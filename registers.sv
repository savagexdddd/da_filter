==> flow/design.v <==
module init_reg #(
parameter WIDTH = 20,
parameter [WIDTH - 1 : 0] INIT_VAL = 20'hf0
)(
input  logic                 clk,
input  logic                 rst,
input  logic                 en,
input  logic [WIDTH - 1 : 0] D,
output logic [WIDTH - 1 : 0] Q
);
always_ff @(posedge clk) begin
  if (rst) 
    Q <= INIT_VAL;
  else if (en)
    Q <= D;
end
endmodule 
module shift_reg #(
parameter WIDTH = 20
)(
input  logic clk,
input  logic rst,
input  logic en,
input  logic D,
output logic Q
);
logic [WIDTH - 1 : 0] shift_reg;
always_ff @(posedge clk) begin
  if (rst)
    shift_reg <= 'b0;
  else if (en)
    shift_reg <= {D, shift_reg[WIDTH - 1 : 1]};
end
assign Q = shift_reg[0];
endmodule
module shift_reg_with_parellel_load #(
parameter WIDTH = 20
)(
input  logic                 clk,
input  logic                 rst,
input  logic                 we,
input  logic                 en,
input  logic [WIDTH - 1 : 0] D,
output logic                 Q
);
logic [WIDTH - 1 : 0] shift_reg;
always_ff @(posedge clk) begin
    if (rst)
        shift_reg <= 'b0;
    else if (we) 
        shift_reg <= D;
    else if (en)
        shift_reg <= {D[WIDTH -1], shift_reg[WIDTH - 1 : 1]};
end
assign Q = shift_reg[0];
endmodule
======== Step by step through the tools: init_reg ========
What the tools print for init_reg, step after step.
Lines are those of the file above, counted from 1.
Operators: Yosys type, input widths -> output width; for muxes data width and select width s.
Library cell names are shortened.
The mark n/a stands for no value.
design
  top ..................................... init_reg
  clock ................................... clk
  standard-cell library ................... sky130hd
  library corner .......................... tt_025C_1v80

======== Elaborated design ========
Source: Yosys, flattened and elaborated, memories not mapped. Widths are those after wreduce; folded enables and synchronous resets count as part of the registers. Registers that Yosys merges into a memory's read port (data or address) are not register bits. Print and check cells do not count. Equal cells are merged and count once.
bit counts
  flip-flop bits (word level) ............. 20
  bits of input ports ..................... 23

======== Longest topological paths ========
Depth = most cells in a row (Yosys ltp): at word level without a register or memory, in the mapped netlist without a sequential cell, where the memories' decode and read muxes count.
depth
  word-level depth ........................ 0
  ABC_AREA ................................ 0
  mapped depth ............................ 4

======== Mapped cells and area ========
Source: synth_stat.txt of the flow (Yosys; design flattened, memories mapped). It holds for the ABC_AREA given above (unset counts as 0); a run with the other value may have another netlist.
cell types
  type      number
  dfxtp_1   20
  mux2i_1   16
  nor2_1    16
  buf_12    2
  a211o_1   4
  nor2b_1   4
  buf_6     1
  clkbuf_1  2
synthesis totals
  synthesis area .......................... 0.0007395 mm^2
  standard cells after synthesis .......... 65
  flip-flops .............................. 20

======== Timing after synthesis ========
Source: OpenSTA report_checks on the synthesized netlist (no wires, ideal clock, input and output delay 20% of the period each), path of least setup slack; recovery checks are left aside. Register names are those of the netlist, which keeps one name where synthesis merged equal registers.
timing post-synthesis
  path kind ............................... input-to-reg
  from .................................... input en
  to ...................................... register Q[4]
  clock period ............................ 1.39 ns
  path slack .............................. 0.512 ns
  path delay .............................. 0.601 ns
  time at the first pin ................... 0.278 ns
  input delay ............................. 0.278 ns
  stages .................................. 3
  arrival time ............................ 0.759 ns
  setup time .............................. 0.120 ns
  path buffers ............................ 2
  period reached after synthesis .......... 0.878 ns
"path delay" = arrival - input delay + setup time.
"stages": output pins that drive a net of the path, with the launching flip-flop's if there is one; two outputs of one cell count as two.
"period reached after synthesis" is the clock period less the worst setup slack; recovery checks do not enter. This is arithmetic on one report: input and output delays are still those of the set period (20% each).
on the way, post-synthesis
  path through ............................ buf_6 > buf_12 > a211o_1
  cells in the longest elaborated chain ... 0
  elaborated cells between the ends (all ways) .. 0
  RTL lines with such cells ............... 0
RTL lines, path post-synthesis
  element      RTL line  source
  from (decl)  7         input  logic                 en,
  to (assign)  13        Q <= INIT_VAL;
  to (assign)  15        Q <= D;
  to (decl)    9         output logic [WIDTH - 1 : 0] Q

======== Timing after layout ========
From the final timing report of record 1: the path of least setup slack in the routed layout; clock arrival at registers is part of the times.
timing post-layout
  path kind ............................... input-to-reg
  from .................................... input en
  to ...................................... register Q[5]
  setup time .............................. 0.10 ns
  input delay ............................. 0.22 ns
  clock period ............................ 1.12 ns
  time at the first pin ................... 0.22 ns
  stages .................................. 4
  arrival time ............................ 1.22 ns
  path buffers ............................ 2
  path slack .............................. 0.05 ns
on the way, post-layout
  path through ............................ clkdlybuf4s50_1 > buf_12 > nor2b_1 > a211o_1
RTL lines, path post-layout
  element      RTL line  source
  from (decl)  7         input  logic                 en,
  to (assign)  13        Q <= INIT_VAL;
  to (assign)  15        Q <= D;
  to (decl)    9         output logic [WIDTH - 1 : 0] Q
Chain of elaborated cells between the ends: none given.

# Flow runs of init_reg

2 stored runs of init_reg in the flow (synthesis by Yosys, layout by OpenROAD, sky130hd cells), in arbitrary order. Constraints: input delay and output delay 20% of the set period each, output load 0.01 pF.
"clock period reached" is the run's clock period less its worst setup slack. It is reckoned from that one timing run; input and output delays stay at 20% of the period that was set.
"critical path time" means the part of the period allowed to the worst setup path (the constraints hold back 20% at inputs and 20% at outputs) less its slack; where the path has registers, the arrival times of their clocks count too.
"power consumption" is the tool's figure for a default switching activity; nothing was simulated.

======== record 1 ========
==> flow/run.sh <==
#!/bin/bash
# the make line also repeats the synthesis and layout settings of config.mk as NAME=value (left out here)
make -C /OpenROAD-flow-scripts/flow DESIGN_CONFIG=/design/flow/config.mk WORK_HOME=/design/flow/orfs CLKGATE_MAP_FILE= finish
==> flow/config.mk <==
export PLATFORM = sky130hd
export DESIGN_NAME = init_reg
export DESIGN_NICKNAME = init_reg
export VERILOG_FILES = /design/flow/design.v
export SDC_FILE = /design/flow/constraint.sdc
export NUM_CORES = 4
export LEC_CHECK = 0
export CAP_MARGIN = 20
export CORE_MARGIN = 4
export CORE_UTILIZATION = 17
export CTS_CLUSTER_SIZE = 59
export MAX_ROUTING_LAYER = met5
export PLACE_DENSITY_LB_ADDON = 0.17
export SLEW_MARGIN = 20
==> flow/constraint.sdc <==
create_clock -name core_clock -period 1.12 [get_ports {clk}]
set_input_delay 0.2240 -clock core_clock [delete_from_list [all_inputs] [get_ports {clk}]]
set_output_delay 0.2240 -clock core_clock [all_outputs]
set_load 0.01 [all_outputs]

-------- measured, record 1 --------
  synthesized cell area ................... 0.0007395 mm^2
  full die area ........................... 0.0054686 mm^2
  standard-cell area after layout ......... 0.001255 mm^2
  worst setup slack after layout .......... 0.046 ns
  total negative slack on setup checks .... 0.000 ns
  worst hold slack after layout ........... 0.498 ns
  power consumption ....................... 1,580 µW
  clock period reached .................... 1.074 ns
  critical path time ...................... 0.85 ns
  worst setup path kind ................... input-to-reg

======== record 2 ========
==> flow/run.sh <==
#!/bin/bash
# the make line also repeats the synthesis and layout settings of config.mk as NAME=value (left out here)
make -C /OpenROAD-flow-scripts/flow DESIGN_CONFIG=/design/flow/config.mk WORK_HOME=/design/flow/orfs CLKGATE_MAP_FILE= finish
==> flow/config.mk <==
export PLATFORM = sky130hd
export DESIGN_NAME = init_reg
export DESIGN_NICKNAME = init_reg
export VERILOG_FILES = /design/flow/design.v
export SDC_FILE = /design/flow/constraint.sdc
export NUM_CORES = 4
export LEC_CHECK = 0
export CAP_MARGIN = 20
export CORE_MARGIN = 2
export CORE_UTILIZATION = 34
export SLEW_MARGIN = 20
==> flow/constraint.sdc <==
create_clock -name core_clock -period 0.925 [get_ports {clk}]
set_input_delay 0.1850 -clock core_clock [delete_from_list [all_inputs] [get_ports {clk}]]
set_output_delay 0.1850 -clock core_clock [all_outputs]
set_load 0.01 [all_outputs]

-------- measured, record 2 --------
  synthesized cell area ................... 0.0007395 mm^2
  full die area ........................... 0.0025639 mm^2
  standard-cell area after layout ......... 0.00133 mm^2
  worst setup slack after layout .......... -0.009 ns
  total negative slack on setup checks .... -0.071 ns
  worst hold slack after layout ........... 0.481 ns
  power consumption ....................... 1,852 µW
  clock period reached .................... 0.934 ns
  critical path time ...................... 0.75 ns
  worst setup path kind ................... reg-to-output
